==> flow/design.v <==
module mult32x32_fast_fsm (
    input logic clk,               
    input logic reset,             
    input logic start,             
    input logic a_msb_is_0,        
    input logic b_msw_is_0,        
    output logic busy,             
    output logic [1:0] a_sel,      
    output logic b_sel,            
    output logic [5:0] shift_sel,  
    output logic upd_prod,         
    output logic clr_prod          
);
	typedef enum { idle_st, transient_st, mult1_st,mult2_st,mult3_st,mult4_st,mult5_st,mult6_st,mult7_st,mult8_st } sm_type;
    sm_type current_state;
    sm_type next_state;
    always_ff @(posedge clk, posedge reset) begin
        if (reset == 1'b1) begin
            current_state <= idle_st;
        end
        else begin
            current_state <= next_state;
        end
    end
	always_comb begin
	    next_state = current_state;
	    busy = 1'b0;
	    a_sel = 2'b00;
	    b_sel = 1'b0;
	    shift_sel = 6'b0000;
		upd_prod = 1'b0;
		clr_prod = 1'b0;
	    case (current_state)
	    idle_st: begin
	        if(start == 1'b1) begin
	        	next_state = transient_st;
	        	clr_prod = 1'b1;
	        end
	    end
	    transient_st: begin
	    	next_state = mult1_st;
		   	busy = 1'b1;
		   	upd_prod = 1'b1;
	    end
	    mult1_st: begin
	    	next_state = mult2_st;
		   	busy = 1'b1;
		   	a_sel = 2'b01;
	    	b_sel = 1'b0;
	    	shift_sel = 6'b1000;
			upd_prod = 1'b1;
	    end
	    mult2_st: begin
	    	next_state = mult3_st;
		   	busy = 1'b1;
		   	a_sel = 2'b10;
	    	b_sel = 1'b0;
	    	shift_sel = 6'b10000;
			upd_prod = 1'b1;
	    end
	    mult3_st: begin
	    	busy = 1'b1;
	    	if(a_msb_is_0 == 1 && b_msw_is_0 == 1) begin
	    		next_state = idle_st;
	    	end
	    	else if(a_msb_is_0 == 1 && b_msw_is_0 == 0) begin
	    		next_state = mult5_st;
			   	a_sel = 2'b00;
		    	b_sel = 1'b1;
		    	shift_sel = 6'b10000;
				upd_prod = 1'b1;
	    	end
			else begin
		    	next_state = mult4_st;
			   	a_sel = 2'b11;
		    	b_sel = 1'b0;
		    	shift_sel = 6'b11000;
				upd_prod = 1'b1;
			end
	    end
	    mult4_st: begin
	     	busy = 1'b1;
	    	if(b_msw_is_0 == 1) begin
	    		next_state = idle_st;
	    	end
	    	else begin
	    	next_state = mult5_st;	  
		   	a_sel = 2'b00;
	    	b_sel = 1'b1;
	    	shift_sel = 6'b10000;
			upd_prod = 1'b1;
	    	end
	    end
	    mult5_st: begin
	    	next_state = mult6_st;
		   	busy = 1'b1;
		   	a_sel = 2'b01;
	    	b_sel = 1'b1;
	    	shift_sel = 6'b11000;
			upd_prod = 1'b1;
	    end
	    mult6_st: begin
	    	next_state = mult7_st;
		   	busy = 1'b1;
		   	a_sel = 2'b10;
	    	b_sel = 1'b1;
	    	shift_sel = 6'b100000;
			upd_prod = 1'b1;
	    end
	    mult7_st: begin
	    	busy = 1'b1;
	    	if(a_msb_is_0==1) begin
	    		next_state = idle_st;
	    	end
	    	else begin
	    		next_state = mult8_st;
			   	a_sel = 2'b11;
		    	b_sel = 1'b1;
		    	shift_sel = 6'b101000;
				upd_prod = 1'b1;
	    	end
	    end
	    mult8_st: begin
	    	next_state = idle_st;
	    	busy = 1'b1;
	    end
	    endcase
	end
endmodule
* From RTL to reports: mult32x32_fast_fsm
What the tools print for mult32x32_fast_fsm, step after step.
Lines are those of the file above, counted from 1.
Library cell names are shortened.
Not given: --
- Top :: mult32x32_fast_fsm
- Clock :: clk
- Library :: sky130hd
- Library corner :: tt_025C_1v80

* Elaborated design
Counts by Yosys on the flattened word-level netlist (proc, flatten, opt, wreduce; memories kept). Register bits leave out memories and registers merged into their read ports (data or address). Print and check cells are left out. Cells with the same type and inputs are merged into one.
- Output and inout bits :: 12
- Word-level cells :: 47
- Register bits :: 32
- Input port bits :: 5
- Equal/unequal tests :: 10
- Mux-type cells :: 25
- Reduce/logical cells :: 10
- Bitwise logic cells :: 1
** Operator list (number)
- 32-bit parallel mux with 10-bit select :: 1
- 32-bit by 3-bit equality test with 1-bit output (second input constant) :: 4
- 32-bit by 2-bit equality test with 1-bit output (second input constant) :: 2
- 32-bit by 4-bit equality test with 1-bit output (second input constant) :: 2
- 6-bit parallel mux with 7-bit select :: 1
- 32-bit by 1-bit equality test with 1-bit output (second input constant) :: 1
- 32-bit logical NOT :: 1
- 32-bit two-way mux :: 1
- 10-bit nonzero test :: 1
- 5-bit two-way mux :: 2
- 9-bit OR reduction :: 1
- 2-bit parallel mux with 4-bit select :: 1
- 1-bit parallel mux with 4-bit select :: 2
- 4-bit two-way mux :: 2
- 2-bit two-way mux :: 4
- 1-bit two-way mux :: 8
- 2-bit OR reduction :: 3
- 6-bit two-way mux :: 1
- 3-bit two-way mux :: 2
- 5-bit OR reduction :: 1
- 1-bit logical AND :: 2
- 2-bit inequality test (second input constant) :: 1
- 2-bit AND reduction :: 1
- 1-bit inverter :: 1

* Logic depth
Depth = most cells in a row (Yosys ltp): at word level without a register or memory, in the mapped netlist without a sequential cell, where the memories' decode and read muxes count.
- Depth after elaboration :: 5
- ABC_AREA :: 0
- Gate-level depth with buffers :: 3
- Mapped depth without buffers :: 3

* Synthesis result
The flow's flattened synthesis, as Yosys stat reports it; memories are mapped. The netlist is that of the ABC_AREA named above (0 if unset); the other value can give another one.
Totals and module areas in this step are rounded.
** Cells by type
- dfrtp_1 :: number 9, total area 225.216 um2
- dfstp_2 :: number 1, total area 26.275 um2
- buf_4 :: number 3, total area 22.522 um2
- inv_1 :: number 5, total area 18.768 um2
- nor2_1 :: number 5, total area 18.768 um2
- o2111ai_1 :: number 2, total area 17.517 um2
- or4_1 :: number 2, total area 15.014 um2
- a21oi_1 :: number 2, total area 10.01 um2
- or4b_1 :: number 1, total area 10.01 um2
- o221ai_1 :: number 1, total area 8.758 um2
- o21bai_1 :: number 1, total area 7.507 um2
- or2b_1 :: number 1, total area 7.507 um2
- and2_1 :: number 1, total area 6.256 um2
- nand4_1 :: number 1, total area 6.256 um2
- nor2b_1 :: number 1, total area 6.256 um2
- nor3_1 :: number 1, total area 5.005 um2
- o21ai_1 :: number 1, total area 5.005 um2
- conb_1 :: number 1, total area 3.754 um2
Not listed: further types 2, cells in them 2.
- Standard cells after synthesis :: 41
- Flip-flop cells :: 10
- Area of sequential cells :: 0.0002515 mm2
- Buffers :: 3
- Chip area (Yosys) :: 0.0004279 mm2

* Worst setup path after synthesis
OpenSTA on the mapped netlist: ideal clock, no wires. The path of least setup slack (recovery checks aside). Input and output delay are each 20% of the period. Register names are those of the netlist, which keeps one name where synthesis merged equal registers.
- Path kind :: reg2out
- From :: reg current_state
- To :: out a_sel[0]
- Driving pins on the path :: 4
- External output delay :: 300 ps
- Time at the first pin :: 0 ps
- Arrival time :: 1109 ps
- Delay of the path :: 1109 ps
- Required time :: 1200 ps
- Path buffers :: 0
- Setup slack :: 91 ps
- Clock period :: 1500 ps
- Period reached after synthesis :: 1409 ps
"delay of the path" is the arrival time less input delay plus setup time.
At an output port there is no setup time.
"driving pins on the path": output pins that drive a net of the path, with the launching flip-flop's if there is one; two outputs of one cell count as two.
"period reached after synthesis" = period - worst setup slack (recovery checks aside). The figure is calculated, with input and output delays left at 20% of the set period.
An end named without its bit number is one bit of that signal or, where synthesis recoded a state register, one of its new flip-flops.
- Path through :: dfrtp_1 > or2b_1 > inv_2 > or4_1
** Ends and longest elaborated chain, post-synthesis
- start: declaration :: RTL line 15 : sm_type current_state;
- start: assignment :: RTL line 19 : current_state <= idle_st;
- start: assignment :: RTL line 22 : current_state <= next_state;
- end: declaration :: RTL line 8 : output logic [1:0] a_sel,
No chain of elaborated cells between the ends is given.

* Path in the finished layout
Path of least setup slack in the final report of entry A (OpenROAD, finished layout, wires in). Where an end is a register, its clock arrival counts in the times.
The path's times are printed in steps of 10 ps; the period is the one set.
- Path kind :: in2out
- From :: in b_msw_is_0
- To :: out b_sel
- Time at the first pin :: 440 ps
- Required time :: 1740 ps
- Clock period :: 2180 ps
- External input delay :: 440 ps
- Path buffers :: 3
- Driving pins on the path :: 5
- External output delay :: 440 ps
- Arrival time :: 1700 ps
- Setup slack :: 50 ps
The rows between start and end are the longest chain of elaborated cells between them; the timing report does not say that the signal goes this way. Where chains are equally long, one stands for them.
A line is the first line of the expression or statement that the cell stems from. Yosys adds cells for indexed reads and writes and turns some case tables into memories.
- Path through :: clkdlybuf4s50_1 > o21bai_2 > buf_4 > o2111ai_1 > dlygate4sd2_1
- Cells in the longest elaborated chain :: 5
- Elaborated cells on any way between the ends :: 7
- Source lines of those cells :: 4
- Those cells by class :: mux (4); logic (1); reduce/logical (2)
** Ends and longest elaborated chain, after layout
- start: declaration :: RTL line 6 : input logic b_msw_is_0,
- 1-bit inverter :: RTL line 66 : else if(a_msb_is_0 == 1 && b_msw_is_0 == 0) begin
- 1-bit logical AND :: RTL line 66
- 1-bit two-way mux :: RTL line 66
- 1-bit two-way mux :: RTL line 63 : if(a_msb_is_0 == 1 && b_msw_is_0 == 1) begin
- 1-bit parallel mux with 4-bit select :: RTL line 33 : case (current_state)
- end: declaration :: RTL line 9 : output logic b_sel,

## Implementation results

mult32x32_fast_fsm through Yosys and OpenROAD on sky130hd: 2 stored runs, unordered, with their settings and measured results. The constraints put input and output delay at 20% of the set period each and load the outputs with 0.01 pF.
"period achieved" means the clock period less the worst setup slack. The figure is calculated, with input and output delays left at 20% of the set period.
"critical setup path time": the worst setup path's part of the clock period (all of it between registers, 20% less for each end at a port) less its slack. A launch clock that arrives late makes it longer, a capture clock that arrives late makes it shorter.
"power consumption" rests on the timing tool's default activity at the inputs, not on a simulated workload.
"critical setup path time" is known to 10 ps.
Measured values are rounded.

* Entry A
** Files
==> flow/run.sh <==
#!/bin/bash
# the make line also repeats the synthesis and layout settings of config.mk as NAME=value (left out here)
make -C /OpenROAD-flow-scripts/flow DESIGN_CONFIG=/design/flow/config.mk WORK_HOME=/design/flow/orfs CLKGATE_MAP_FILE= finish
==> flow/config.mk <==
export PLATFORM = sky130hd
export DESIGN_NAME = mult32x32_fast_fsm
export DESIGN_NICKNAME = mult32x32_fast_fsm
export VERILOG_FILES = /design/flow/design.v
export SDC_FILE = /design/flow/constraint.sdc
export NUM_CORES = 4
export LEC_CHECK = 0
export CAP_MARGIN = 20
export CORE_MARGIN = 2
export CORE_UTILIZATION = 38
export CTS_CLUSTER_SIZE = 42
export GPL_ROUTABILITY_DRIVEN = 1
export GPL_TIMING_DRIVEN = 1
export MIN_ROUTING_LAYER = met2
export PLACE_DENSITY = 0.63
export SETUP_SLACK_MARGIN = -0.03
export SLEW_MARGIN = 30
==> flow/constraint.sdc <==
create_clock -name core_clock -period 2.18 [get_ports {clk}]
set_input_delay 0.4360 -clock core_clock [delete_from_list [all_inputs] [get_ports {clk}]]
set_output_delay 0.4360 -clock core_clock [all_outputs]
set_load 0.01 [all_outputs]
** Results
- Total negative slack on setup checks :: 0 ps
- Period achieved :: 2132 ps
- Standard-cell area after layout :: 0.0006168 mm2
- Post-synthesis cell area :: 0.0004279 mm2
- Die footprint :: 0.00141 mm2
- Setup slack of the worst path :: 48 ps
- Power consumption :: 459.9 µW
- Critical setup path time :: 1260 ps
- Class of the worst setup path :: in2out

* Entry B
** Files
==> flow/run.sh <==
#!/bin/bash
# the make line also repeats the synthesis and layout settings of config.mk as NAME=value (left out here)
make -C /OpenROAD-flow-scripts/flow DESIGN_CONFIG=/design/flow/config.mk WORK_HOME=/design/flow/orfs CLKGATE_MAP_FILE= finish
==> flow/config.mk <==
export PLATFORM = sky130hd
export DESIGN_NAME = mult32x32_fast_fsm
export DESIGN_NICKNAME = mult32x32_fast_fsm
export VERILOG_FILES = /design/flow/design.v
export SDC_FILE = /design/flow/constraint.sdc
export NUM_CORES = 4
export LEC_CHECK = 0
export CAP_MARGIN = 20
export CELL_PAD_IN_SITES_GLOBAL_PLACEMENT = 1
export CORE_MARGIN = 2
export CORE_UTILIZATION = 35
export CTS_CLUSTER_DIAMETER = 257
export CTS_CLUSTER_SIZE = 96
export GPL_ROUTABILITY_DRIVEN = 1
export PLACE_DENSITY_LB_ADDON = 0.23
export SETUP_SLACK_MARGIN = 0.11
export SLEW_MARGIN = 40
==> flow/constraint.sdc <==
create_clock -name core_clock -period 1.82 [get_ports {clk}]
set_input_delay 0.3640 -clock core_clock [delete_from_list [all_inputs] [get_ports {clk}]]
set_output_delay 0.3640 -clock core_clock [all_outputs]
set_load 0.01 [all_outputs]
** Results
- Total negative slack on setup checks :: 0 ps
- Period achieved :: 1807 ps
- Standard-cell area after layout :: 0.0006731 mm2
- Post-synthesis cell area :: 0.0004279 mm2
- Die footprint :: 0.001518 mm2
- Setup slack of the worst path :: 13 ps
- Power consumption :: 560.8 µW
- Critical setup path time :: 1440 ps
- Class of the worst setup path :: reg2out
